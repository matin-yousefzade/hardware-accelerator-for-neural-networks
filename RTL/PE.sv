==> flow/design.v <==
`timescale 1ns / 1ps
module Compute_CTRL #(
    parameter   SIMD = 4
)(
    input   wire                clk,
    input   wire                rst,
    input   wire                aw_valid,
    input   wire                eow,
    input   wire                acc_done_out,
    input   wire                a3,
    input   wire                w3,
    input   wire                a_co,
    input   wire                w_co,
    input   wire                nz,
    output  reg                 ready,
    output  reg                 done,
    output  reg                 acc_sel_toggle,
    output  reg                 compute_write,
    output  reg     [2 : 0]     ctrl
);
    parameter   [1 : 0]     idle = 2'h0,
                            store_data = 2'h1,
                            dot_product = 2'h2,
                            start_receive = 2'h3;
    wire                            co1;
    reg                             count1;
    reg     [$clog2(SIMD)-1 : 0]    cnt1;
    reg                             count2;
    reg     [$clog2(SIMD+1)-1 : 0]  cnt2;
    reg                             cnt_init;
    reg                             eow_ld;
    reg                             eow_reg;
    wire                            no_data;
    wire                            last_data;
    always @(posedge clk) begin
        if(~rst) cnt1 <= 'b0;
        else if(cnt_init) cnt1 <= 'b0;
        else if(count1 & co1) cnt1 <= 'b0;
        else if(count1 & ~co1) cnt1 <= cnt1 + 1'b1;
        else cnt1 <= cnt1;
    end
    assign co1 = (cnt1 == SIMD-1);
    always @(posedge clk) begin
        if(~rst) cnt2 <= 'b0;
        else if(cnt_init) cnt2 <= 'b0;
        else if(count2) cnt2 <= cnt2 + 1'b1;
        else cnt2 <= cnt2;
    end
    always @(posedge clk) begin
        if(~rst) eow_reg <= 1'b0;
        else if(eow_ld) eow_reg <= eow;
        else eow_reg <= eow_reg;
    end
    assign no_data = (cnt2 == 'b0);
    assign last_data = ((cnt1 + 1'b1) == cnt2);
    reg [1 : 0] ps, ns;
    always @(ps, aw_valid, acc_done_out, a3, w3, a_co, w_co, nz, co1, no_data, last_data) begin
        begin ns = idle; {ready, done, acc_sel_toggle, compute_write, ctrl, count1, count2, cnt_init, eow_ld} = 'b0; end
        case(ps)
            idle:
                begin
                    ns = aw_valid ? store_data : idle;
                    ready = ~aw_valid;
                    ctrl = (aw_valid & nz) ? 3'h1 : 3'h0;
                    count1 = aw_valid;
                    count2 = (aw_valid & nz);
                    eow_ld = aw_valid;
                end
            store_data:
                begin
                    ns = (co1 & aw_valid & (no_data & ~nz)) ? idle : (co1 & aw_valid) ? dot_product : store_data;
                    ctrl = (aw_valid & nz) ? 3'h1 : 3'h0;
                    count1 = aw_valid;
                    count2 = (aw_valid & nz);
                end
            dot_product:
                begin
                    compute_write = 1'b1;
                    case({a_co, w_co})
                        2'b00:
                            begin
                                ns = (eow_reg & (last_data & (~a3 & ~w3))) ? start_receive : (last_data & (~a3 & ~w3)) ? idle : dot_product;
                                ctrl = (~a3 & ~w3) ? 3'h2 : ~w3 ? 3'h3 : 3'h4;
                                count1 = (~a3 & ~w3);
                                cnt_init = (last_data & (~a3 & ~w3));
                            end
                        2'b01:
                            begin
                                ns = (eow_reg & (last_data & ~a3)) ? start_receive : (last_data & ~a3) ? idle : dot_product;
                                ctrl = ~a3 ? 3'h2 : 3'h3;
                                count1 = ~a3;
                                cnt_init = (last_data & ~a3);
                            end
                        2'b10:
                            begin
                                ns = (eow_reg & (last_data & ~w3)) ? start_receive : (last_data & ~w3) ? idle : dot_product;
                                ctrl = ~w3 ? 3'h2 : 3'h4;
                                count1 = ~w3;
                                cnt_init = (last_data & ~w3);
                            end
                        2'b11:
                            begin
                                ns = (eow_reg & last_data) ? start_receive : last_data ? idle : dot_product;
                                ctrl = 3'h2;
                                count1 = 1'b1;
                                cnt_init = last_data;
                            end
                    endcase
                end
            start_receive:
                begin
                    ns = ~acc_done_out ? idle : start_receive;
                    done = ~acc_done_out;
                    acc_sel_toggle = ~acc_done_out;
                end
            default: begin ns = idle; {ready, done, acc_sel_toggle, compute_write, ctrl, count1, count2, cnt_init, eow_ld} = 'b0; end
        endcase
    end
    always @(posedge clk) begin
        if (~rst) ps <= idle;
        else ps <= ns;
    end
endmodule
`timescale 1ns / 1ps
module PE#(
    parameter       A_W = 3,
    parameter       W_W = 3,
    parameter       SIMD = 4,
    parameter       T_A_W = A_W * 2,
    parameter       T_W_W = W_W * 2,
    parameter       ACC_ADDR_W = $clog2(A_W * W_W),
    parameter       ACC_DATA_W = 8
)(
	input 	wire	clk,
	input 	wire	rst,
	input	wire	[T_A_W-1 : 0] 	a,
	input	wire	[T_W_W-1 : 0] 	w,
	input	wire					aw_valid,
	input	wire					eow,
	output	wire					ready,
	output 	wire 						acc_done_out,
	input 	wire 						acc_valid_in,
	input 	wire 	[ACC_ADDR_W-1 : 0] 	acc_addr_in,
	input 	wire	[ACC_DATA_W-1 : 0] 	acc_data_in,	
	input 	wire 						acc_done_in,
	output 	wire 						acc_valid_out,
	output 	wire 	[ACC_ADDR_W-1 : 0]	acc_addr_out,
	output 	wire	[ACC_DATA_W-1 : 0] 	acc_data_out
);
    parameter   A_REG_W = SIMD * T_A_W;
    parameter   W_REG_W = (SIMD + 1) * T_W_W;
    parameter   ACC_SIZE = A_W * W_W;
    wire                                a_co;
    reg     [ACC_ADDR_W-1 : 0]          a_addr;
    wire                                w_co;
    reg     [ACC_ADDR_W-1 : 0]          w_addr;
    wire    [ACC_ADDR_W-1 : 0]          compute_addr;
    reg     [A_REG_W-1 : 0]             a_reg;
    reg     [W_REG_W-1 : 0]             w_reg;
    wire                                nz;
    wire                                mult;
    wire                                compute_write;
    wire    [2 : 0]                     ctrl;
    wire    [ACC_DATA_W-1 : 0]          compute_data0;
    wire    [ACC_DATA_W-1 : 0]          compute_data1;
    wire                                done;
    wire                                receive_write;
    wire    [ACC_DATA_W-1 : 0]          receive_data0;
    wire    [ACC_DATA_W-1 : 0]          receive_data1;
    wire                                acc_sel_toggle;
    reg                                 acc_sel;
    reg     [ACC_SIZE-1 : 0]            acc0_valid;
    reg     [ACC_SIZE-1 : 0]            acc1_valid;
    reg     [ACC_DATA_W-1 : 0]          acc0                [0 : ACC_SIZE-1];
    reg     [ACC_DATA_W-1 : 0]          acc1                [0 : ACC_SIZE-1];
    wire                                idx_init;
    wire                                idx_count;
    wire                                idx_zero;
    wire                                idx_full;
    reg     [$clog2(ACC_SIZE+1)-1 : 0]  idx;
    always @(posedge clk) begin
        if(~rst) begin
            a_addr <= 'b0;
        end
        else begin
            case(ctrl)
                3'h2: a_addr <= 'b0;
                3'h3: a_addr <= a_addr + W_W;
                default: a_addr <= a_addr;
            endcase
        end
    end
    assign a_co = (a_addr == (A_W-1)*W_W);
    always @(posedge clk) begin
        if(~rst) begin
            w_addr <= 'b0;
        end
        else begin
            case(ctrl)
                3'h2: w_addr <= 'b0;
                3'h3: w_addr <= 'b0;
                3'h4: w_addr <= w_addr + 1'b1;
                default: w_addr <= w_addr;
            endcase
        end
    end
    assign w_co = (w_addr == W_W-1);
    always @(posedge clk) begin
        if(~rst) begin
            a_reg <= 'b0;
        end
        else begin
            case(ctrl)
                3'h1: a_reg <= {a_reg[A_REG_W-1-T_A_W : 0], a};
                3'h2: a_reg <= {{T_A_W{1'b0}}, a_reg[A_REG_W-1 : T_A_W]};
                3'h3: a_reg <= {a_reg[A_REG_W-1 : T_A_W], a_reg[1 : 0], a_reg[T_A_W-1 : 2]};
                default: a_reg <= a_reg;
            endcase
        end
    end
    always @(posedge clk) begin
        if(~rst) begin
            w_reg <= 'b0;
        end
        else begin
            case(ctrl)
                3'h1: w_reg <= {w_reg[W_REG_W-1-T_W_W : T_W_W], w, w};
                3'h2: w_reg <= {{T_W_W{1'b0}}, w_reg[W_REG_W-1 : 2*T_W_W], w_reg[3*T_W_W-1 : 2*T_W_W]};
                3'h3: w_reg <= {w_reg[W_REG_W-1 : T_W_W], w_reg[2*T_W_W-1 : T_W_W]};
                3'h4: w_reg <= {w_reg[W_REG_W-1 : T_W_W], w_reg[1 : 0], w_reg[T_W_W-1 : 2]};
                default: w_reg <= w_reg;
            endcase
        end
    end
    assign nz = (a[1] & w[1]);
    assign mult = a_reg[0] ~^ w_reg[0];
    assign compute_addr = a_addr + w_addr;
    assign compute_data0 = (acc0_valid[compute_addr] & mult) ? acc0[compute_addr] + 1'b1 : (acc0_valid[compute_addr] & ~mult) ? acc0[compute_addr] - 1'b1 : mult ? 1'b1 : -1'b1;
    assign compute_data1 = (acc1_valid[compute_addr] & mult) ? acc1[compute_addr] + 1'b1 : (acc1_valid[compute_addr] & ~mult) ? acc1[compute_addr] - 1'b1 : mult ? 1'b1 : -1'b1;
    Compute_CTRL #(
        .SIMD(SIMD)
    ) compute_ctrl (
        .clk(clk),
        .rst(rst),
        .aw_valid(aw_valid),
        .eow(eow),
        .acc_done_out(acc_done_out),
        .a3(a_reg[3]),
        .w3(w_reg[3]),
        .a_co(a_co),
        .w_co(w_co),
        .nz(nz),
        .ready(ready),
        .done(done),
        .acc_sel_toggle(acc_sel_toggle),
        .compute_write(compute_write),
        .ctrl(ctrl)
    );
    always @(posedge clk) begin
        if(~rst) idx <= 'b0;
        else if(idx_init) idx <= 'b0;
        else if(idx_count) idx <= idx + 1'b1;
        else idx <= idx;
    end
    assign idx_zero = (idx == 'b0);
    assign idx_full = (idx == ACC_SIZE-1);
    assign receive_data0 = acc0[acc_addr_in] + acc_data_in;
    assign receive_data1 = acc1[acc_addr_in] + acc_data_in;
    Receive_CTRL receive_ctrl(
        .clk(clk),
        .rst(rst),
        .acc_valid_in(acc_valid_in),
        .done(done),
        .idx_zero(idx_zero),
        .idx_full(idx_full),
        .acc_done_out(acc_done_out),
        .receive_write(receive_write),
        .idx_count(idx_count)
    );
    assign acc_data_out = acc_sel ? acc0[acc_addr_out] : acc1[acc_addr_out];
    Send_CTRL #(
        .ACC_ADDR_W(ACC_ADDR_W),
        .ACC_SIZE(ACC_SIZE)
    ) send_ctrl (
        .clk(clk),
        .rst(rst),
        .acc_done_in(acc_done_in),
        .idx(idx),
        .acc_valid_out(acc_valid_out),
        .acc_addr_out(acc_addr_out),
        .idx_init(idx_init)
    );
    always @(posedge clk) begin
        if(~rst) acc_sel <= 1'b0;
        else if(acc_sel_toggle) acc_sel <= ~acc_sel;
        else acc_sel <= acc_sel;
    end
    always @(posedge clk) begin
        if(~rst) acc0_valid <= 'b0;
        else if(acc_sel_toggle & acc_sel) acc0_valid <= 'b0;
        else if(~acc_sel & compute_write) acc0_valid[compute_addr] <= 1'b1;
        else acc0_valid <= acc0_valid;
    end
    always @(posedge clk) begin
        if(~rst) acc1_valid <= 'b0;
        else if(acc_sel_toggle & ~acc_sel) acc1_valid <= 'b0;
        else if(acc_sel & compute_write) acc1_valid[compute_addr] <= 1'b1;
        else acc1_valid <= acc1_valid;
    end
    always @(posedge clk) begin
        if(~acc_sel & compute_write) begin
            acc0[compute_addr] <= compute_data0;
        end
        else if(acc_sel & receive_write) begin
            acc0[acc_addr_in] <= receive_data0;
        end
    end
    always @(posedge clk) begin
        if(acc_sel & compute_write) begin
            acc1[compute_addr] <= compute_data1;
        end
        else if(~acc_sel & receive_write) begin
            acc1[acc_addr_in] <= receive_data1;
        end
    end
endmodule
`timescale 1ns / 1ps
module Receive_CTRL (
    input   wire    clk,
    input   wire    rst,
    input   wire    acc_valid_in,
    input   wire    done,
    input   wire    idx_zero,
    input   wire    idx_full,
    output  reg     acc_done_out,
    output  reg     receive_write,
    output  reg     idx_count
);
    parameter   [0 : 0]     idle = 1'b0,
                            receive = 1'b1;
    reg [0 : 0] ps, ns;
    always @(ps, acc_valid_in, done, idx_zero, idx_full) begin
        begin ns = idle; {acc_done_out, receive_write, idx_count} = 'b0; end
        case(ps)
            idle:
                begin
                    ns = (done & idx_zero) ? receive : idle;
                end
            receive:
                begin
                    ns = (acc_valid_in & idx_full) ? idle : receive;
                    acc_done_out = 1'b1;
                    receive_write = acc_valid_in;
                    idx_count = acc_valid_in;
                end
            default: begin ns = idle; {acc_done_out, receive_write, idx_count} = 'b0; end
        endcase
    end
    always @(posedge clk) begin
        if (~rst) ps <= idle;
        else ps <= ns;
    end
endmodule
`timescale 1ns / 1ps
module Send_CTRL #(
    parameter   ACC_ADDR_W = 4,
    parameter   ACC_SIZE = 9
)(
    input   wire                                clk,
    input   wire                                rst,
    input   wire                                acc_done_in,
    input   wire    [$clog2(ACC_SIZE+1)-1 : 0]  idx,
    output  reg                                 acc_valid_out,
    output  wire    [ACC_ADDR_W-1 : 0]          acc_addr_out,
    output  reg                                 idx_init
);
    parameter   [0 : 0]     idle = 1'b0,
                            send = 1'b1;
    wire                        addr_co;
    reg                         addr_count;
    reg     [ACC_ADDR_W-1 : 0]  addr;
    wire                        lesser;
    always @(posedge clk) begin
        if(~rst) addr <= 'b0;
        else if(addr_count & addr_co) addr <= 'b0;
        else if(addr_count & ~addr_co) addr <= addr + 1'b1;
        else addr <= addr;
    end
    assign addr_co = (addr == ACC_SIZE-1);
    assign lesser = (addr < idx);
    assign acc_addr_out = addr;
    reg [0 : 0] ps, ns;
    always @(ps, acc_done_in, addr_co, lesser) begin
        begin ns = idle; {acc_valid_out, idx_init, addr_count} = 'b0; end
        case(ps)
            idle:
                begin
                    ns = acc_done_in ? send : idle;
                end
            send:
                begin
                    ns = (addr_co & lesser) ? idle : send;
                    acc_valid_out = lesser;
                    idx_init = (addr_co & lesser);
                    addr_count = lesser;
                end
            default: begin ns = idle; {acc_valid_out, idx_init, addr_count} = 'b0; end
        endcase
    end
    always @(posedge clk) begin
        if (~rst) ps <= idle;
        else ps <= ns;
    end
endmodule
### Tool chain data of PE

What the tools print for PE, step after step.
Line numbers count from 1 in the design file above.
Library cell names are shortened.
The mark -- stands for no value.

| design | value |
|---|---|
| top | PE |
| clock | clk |
| standard-cell library | sky130hd |
| library corner | tt_025C_1v80 |

### After elaboration

Yosys after proc, flatten, opt, wreduce and memory -nomap, before mapping. Print and check cells are not counted.
Yosys's memory passes give these memory sizes; they may raise the number of words (mostly to a power of two), join words into wider ones and drop unused or constant bits.

| cells by class | value |
|---|---|
| $add $sub $neg | 15 |
| $mul | 0 |
| div/mod/pow operators | 0 |
| magnitude comparators | 1 |
| equality and inequality tests | 16 |
| shift-type cells | 3 |
| mux-type cells | 78 |
| bitwise logic cells | 50 |
| reductions and logical operators | 25 |

Operators with widths:

| operator | count |
|---|---|
| 30-bit case mux with 4-bit select | 1 |
| 8-bit two-way mux | 14 |
| 24-bit case mux with 3-bit select | 1 |
| 4-bit two-way mux | 12 |
| 1-bit bitwise AND | 30 |
| 1-bit case mux with 2-bit select | 12 |
| 2-bit two-way mux | 11 |
| 9-bit by 4-bit indexed select with 1-bit output | 2 |
| 9-bit bitwise AND | 2 |
| 9-bit bitwise OR | 2 |
| 2-bit OR reduction | 8 |
| 8-bit by 1-bit adder with 8-bit output (second input constant) | 2 |
| 8-bit by 1-bit subtractor with 8-bit output (second input constant) | 2 |
| 8-bit adder | 2 |
| 8-bit OR reduction | 2 |
| 4-bit case mux with 2-bit select | 2 |
| 2-bit case mux with 4-bit select | 2 |
| 1-bit two-way mux | 15 |
| 1-bit inverter | 14 |
| 3-bit OR reduction | 4 |
| 4-bit by 1-bit adder with 4-bit output (second input constant) | 3 |
| 3-bit case mux with 4-bit select | 1 |
| 2-bit equality test (second input constant) | 5 |
| 1-bit by 5-bit variable shift with 9-bit output (first input constant) | 1 |
| 9-bit inverter | 1 |
| 3-bit case mux with 3-bit select | 1 |
| 3-bit two-way mux | 3 |
| 4-bit equality test (second input constant) | 2 |

Other operator kinds: 25; their cells: 31.

| word-level totals | value |
|---|---|
| flip-flop bits (word level) | 99 |
| latch bits | 0 |
| RAM bits | 144 |
| ROM bits | 0 |
| word width x clocked read ports | 16 |
| memory cells | 2 |
| input port bits | 30 |
| elaborated cells | 207 |

Memories:

| name | depth | width | rd ports | write ports | RTL line | text |
|---|---|---|---|---|---|---|
| acc0 | 9 | 8 | 3 | 1 | 174 | `reg     [ACC_DATA_W-1 : 0]          acc0                [0 : ACC_SIZE-1];` |
| acc1 | 9 | 8 | 3 | 1 | 175 | `reg     [ACC_DATA_W-1 : 0]          acc1                [0 : ACC_SIZE-1];` |

### Depth

Longest topological path by Yosys (ltp), each cell counted once; first at word level (registers and memories cut), then after technology mapping (sequential cells cut; the memories' decode and read muxes count).

| depth | value |
|---|---|
| word-level depth | 8 |
| ABC_AREA | 0 |
| depth in mapped cells | 21 |
| mapped depth without buffers | 20 |

### After synthesis

Source: synth_stat.txt of the flow (Yosys; design flattened, memories mapped). It holds for the ABC_AREA given above (unset counts as 0); a run with the other value may have another netlist.

| synthesis totals | value |
|---|---|
| cell count | 1360 |
| cell area after synthesis | 13948.4 µm² |
| flip-flops | 249 |
| buffers | 80 |

Cell types:

| cell type | count | total area (µm²) |
|---|---|---|
| edfxtp_1 | 144 | 4.32E+03 |
| dfxtp_1 | 105 | 2.1E+03 |
| mux4_2 | 46 | 1.04E+03 |
| nand2_1 | 167 | 626.851 |
| nor2_1 | 124 | 465.446 |
| ha_1 | 36 | 450.432 |
| a21oi_1 | 82 | 410.394 |
| o21ai_0 | 65 | 325.312 |
| mux2i_1 | 32 | 320.307 |
| nand3_1 | 55 | 275.264 |
| xnor2_1 | 27 | 236.477 |
| mux2_2 | 20 | 225.216 |
| clkbuf_1 | 51 | 191.434 |
| a31oi_1 | 28 | 175.168 |
| nand2b_1 | 25 | 156.4 |
| inv_1 | 39 | 146.39 |
| nor3b_1 | 18 | 135.13 |
| a32oi_1 | 15 | 131.376 |

Not listed: further types 65, cells in them 281.
By module: a second synthesis without flattening, with its own total; a netlist apart from the flattened one above.

| unflattened totals | value |
|---|---|
| cell total of the unflattened synthesis | 1298 |
| area total of the unflattened synthesis | 14029.7 µm² |

Rows give one instance, submodules left out.

By module:

| module | times used | cells | area (µm²) | seq. area (µm²) |
|---|---|---|---|---|
| PE | 1 | 1176 | 12972.4 | 6025.8 |
| Compute_CTRL #(SIMD=4) | 1 | 69 | 598.1 | 200.2 |
| Send_CTRL | 1 | 47 | 406.6 | 100.1 |
| Receive_CTRL | 1 | 6 | 52.6 | 20.0 |

### Timing after synthesis

Source: OpenSTA report_checks on the synthesized netlist (no wires, ideal clock, input and output delay 20% of the period each), path of least setup slack; recovery checks are left aside. Register names are those of the netlist, which keeps one name where synthesis merged equal registers.

| timing post-synthesis | value |
|---|---|
| kind | in2reg |
| start point | input acc_addr_in[0] |
| end point | memory acc1[0][7] |
| clock period | 6.25 ns |
| external input delay | 1.250 ns |
| setup time | 0.315 ns |
| launch time at the first pin | 1.250 ns |
| arrival time | 4.490 ns |
| data required time | 5.935 ns |
| slack | 1.445 ns |
| path delay | 3.555 ns |
| driving pins on the path | 18 |
| buffers on the path | 3 |
| period reached after synthesis | 4.805 ns |

"path delay" is the arrival time less input delay plus setup time.
"driving pins on the path" counts driving pins, that of a launching flip-flop among them; a cell with two outputs on the path counts twice.
"period reached after synthesis" = period - worst setup slack (recovery checks aside). The figure is calculated, with input and output delays left at 20% of the set period.
The rows between start and end are the longest chain of elaborated cells between them; the timing report does not say that the signal goes this way. Where chains are equally long, one stands for them.
Each line given opens the expression or statement behind the cell; cells for indexed reads and writes are added by Yosys, which also makes memories of some case tables.
The chain passes a memory read, where the word-level depth is cut; so it can be longer than that depth.
The path ends at the data pin of a flip-flop with enable; ways to the enable are not counted.

| on the way, post-synthesis | value |
|---|---|
| cells stage by stage | buf_2 -> mux2_4 -> buf_6 -> buf_6 -> mux2i_1 -> a32oi_1 -> a31oi_1 -> inv_1 -> ha_1 -> a21o_1 -> a211oi_1 -> nor2_1 -> o41ai_1 -> xor2_1 -> xnor2_1 -> a21oi_1 -> a32oi_1 -> o211ai_1 |
| length of the longest elaborated chain | 5 |

RTL lines, path post-synthesis:

| item | RTL line | text |
|---|---|---|
| start, declared | 143 | `input wire [ACC_ADDR_W-1 : 0] acc_addr_in,` |
| memory 9 x 8 bit | 175 | `reg     [ACC_DATA_W-1 : 0]          acc1                [0 : ACC_SIZE-1];` |
| 8-bit adder | 268 | `assign receive_data1 = acc1[acc_addr_in] + acc_data_in;` |
| 8-bit two-way mux | 322 | `else if(~acc_sel & receive_write) begin` |
| 8-bit two-way mux | 319 | `if(acc_sel & compute_write) begin` |
| 8-bit two-way mux | -- |  |
| end, declared | 175 |  |

### Path in the finished layout

From the final timing report of run 1: the path of least setup slack in the routed layout; clock arrival at registers is part of the times.

| timing post-layout | value |
|---|---|
| kind | reg2reg |
| start point | register w_addr[0] |
| end point | memory acc0[8][6] |
| clock period | 3.53 ns |
| setup time | 0.31 ns |
| launch time at the first pin | 0.55 ns |
| arrival time | 4.48 ns |
| data required time | 3.77 ns |
| slack | -0.71 ns |
| driving pins on the path | 19 |
| buffers on the path | 1 |

The rows between start and end are the longest chain of elaborated cells between them; the timing report does not say that the signal goes this way. Where chains are equally long, one stands for them.
The chain passes a memory read, where the word-level depth is cut; so it can be longer than that depth.
A register here has more assigning lines than the two given.
The path ends at the data pin of a flip-flop with enable; ways to the enable are not counted.

| on the way, post-layout | value |
|---|---|
| cells stage by stage | dfxtp_2 -> ha_4 -> inv_2 -> fa_2 -> buf_6 -> xnor2_4 -> mux2i_4 -> a2111oi_2 -> or4_4 -> o21ai_4 -> ha_4 -> nor2b_1 -> o21ai_1 -> nand2b_1 -> a21o_1 -> a21oi_2 -> xnor2_1 -> a21oi_2 -> o211ai_1 |
| length of the longest elaborated chain | 7 |

RTL lines, path post-layout:

| item | RTL line | text |
|---|---|---|
| start, declared | 156 | `reg     [ACC_ADDR_W-1 : 0]          w_addr;` |
| start, assigned | 202 | `3'h4: w_addr <= w_addr + 1'b1;` |
| start, assigned | 203 | `default: w_addr <= w_addr;` |
| 4-bit adder | 237 | `assign compute_addr = a_addr + w_addr;` |
| memory 9 x 8 bit | 174 | `reg     [ACC_DATA_W-1 : 0]          acc0                [0 : ACC_SIZE-1];` |
| 8-bit by 1-bit subtractor with 8-bit output | 238 | `assign compute_data0 = (acc0_valid[compute_addr] & mult) ? acc0[compute_addr] + 1'b1 : (acc0_valid[compute_add ...` |
| 8-bit two-way mux (2 in a row) | 238 |  |
| 8-bit two-way mux | 311 | `if(~acc_sel & compute_write) begin` |
| 8-bit two-way mux | -- |  |
| end, declared | 174 |  |

## Implementation results

2 stored runs of PE in the flow (synthesis by Yosys, layout by OpenROAD, sky130hd cells), in arbitrary order. Constraints: input delay and output delay 20% of the set period each, output load 0.01 pF.
By "clock period achieved" is meant the clock period of the run minus its worst setup slack. This is arithmetic on one report: input and output delays are still those of the set period (20% each).
"time of the worst setup path" means the part of the period allowed to the worst setup path (the constraints hold back 20% at inputs and 20% at outputs) less its slack; where the path has registers, the arrival times of their clocks count too.
"power consumption": no workload was simulated; the value follows from the tool's default switching activity.

#### Run 1

| setting | value |
|---|---|
| period_ns | `3.53` |
| CAP_MARGIN | `20` |
| CORE_MARGIN | `2` |
| CORE_UTILIZATION | `40` |
| SLEW_MARGIN | `20` |

| result | value |
|---|---|
| time of the worst setup path | 4.24 ns |
| type of the worst setup path | reg2reg |
| standard-cell area after routing | 18575.3 µm² |
| setup TNS | -48.123 ns |
| netlist area reported by Yosys | 13948.4 µm² |
| utilization in the final report | 53.9 % |
| die footprint | 36379.8 µm² |
| setup slack of the critical path | -0.715 ns |
| clock period achieved | 4.245 ns |
| final worst hold slack | 0.460 ns |
| power consumption | 7.383 mW |

#### Run 2

| setting | value |
|---|---|
| period_ns | `3.75` |
| CORE_UTILIZATION | `40` |
| SETUP_SLACK_MARGIN | `0.92` |
| PLACE_DENSITY | `0.91` |
| CORE_MARGIN | `9` |
| CELL_PAD_IN_SITES_GLOBAL_PLACEMENT | `0` |
| GPL_ROUTABILITY_DRIVEN | `0` |
| CAP_MARGIN | `15` |
| MIN_ROUTING_LAYER | `met1` |
| SLEW_MARGIN | `20` |

| result | value |
|---|---|
| setup TNS | -79.965 ns |
| setup slack of the critical path | -1.403 ns |
| standard-cell area after routing | 18509.0 µm² |
| power consumption | 6.802 mW |
| die footprint | 41916.4 µm² |
| time of the worst setup path | 5.15 ns |
| type of the worst setup path | reg2reg |
| clock period achieved | 5.153 ns |
| netlist area reported by Yosys | 13948.4 µm² |
| utilization in the final report | 54.5 % |
| final worst hold slack | 0.459 ns |
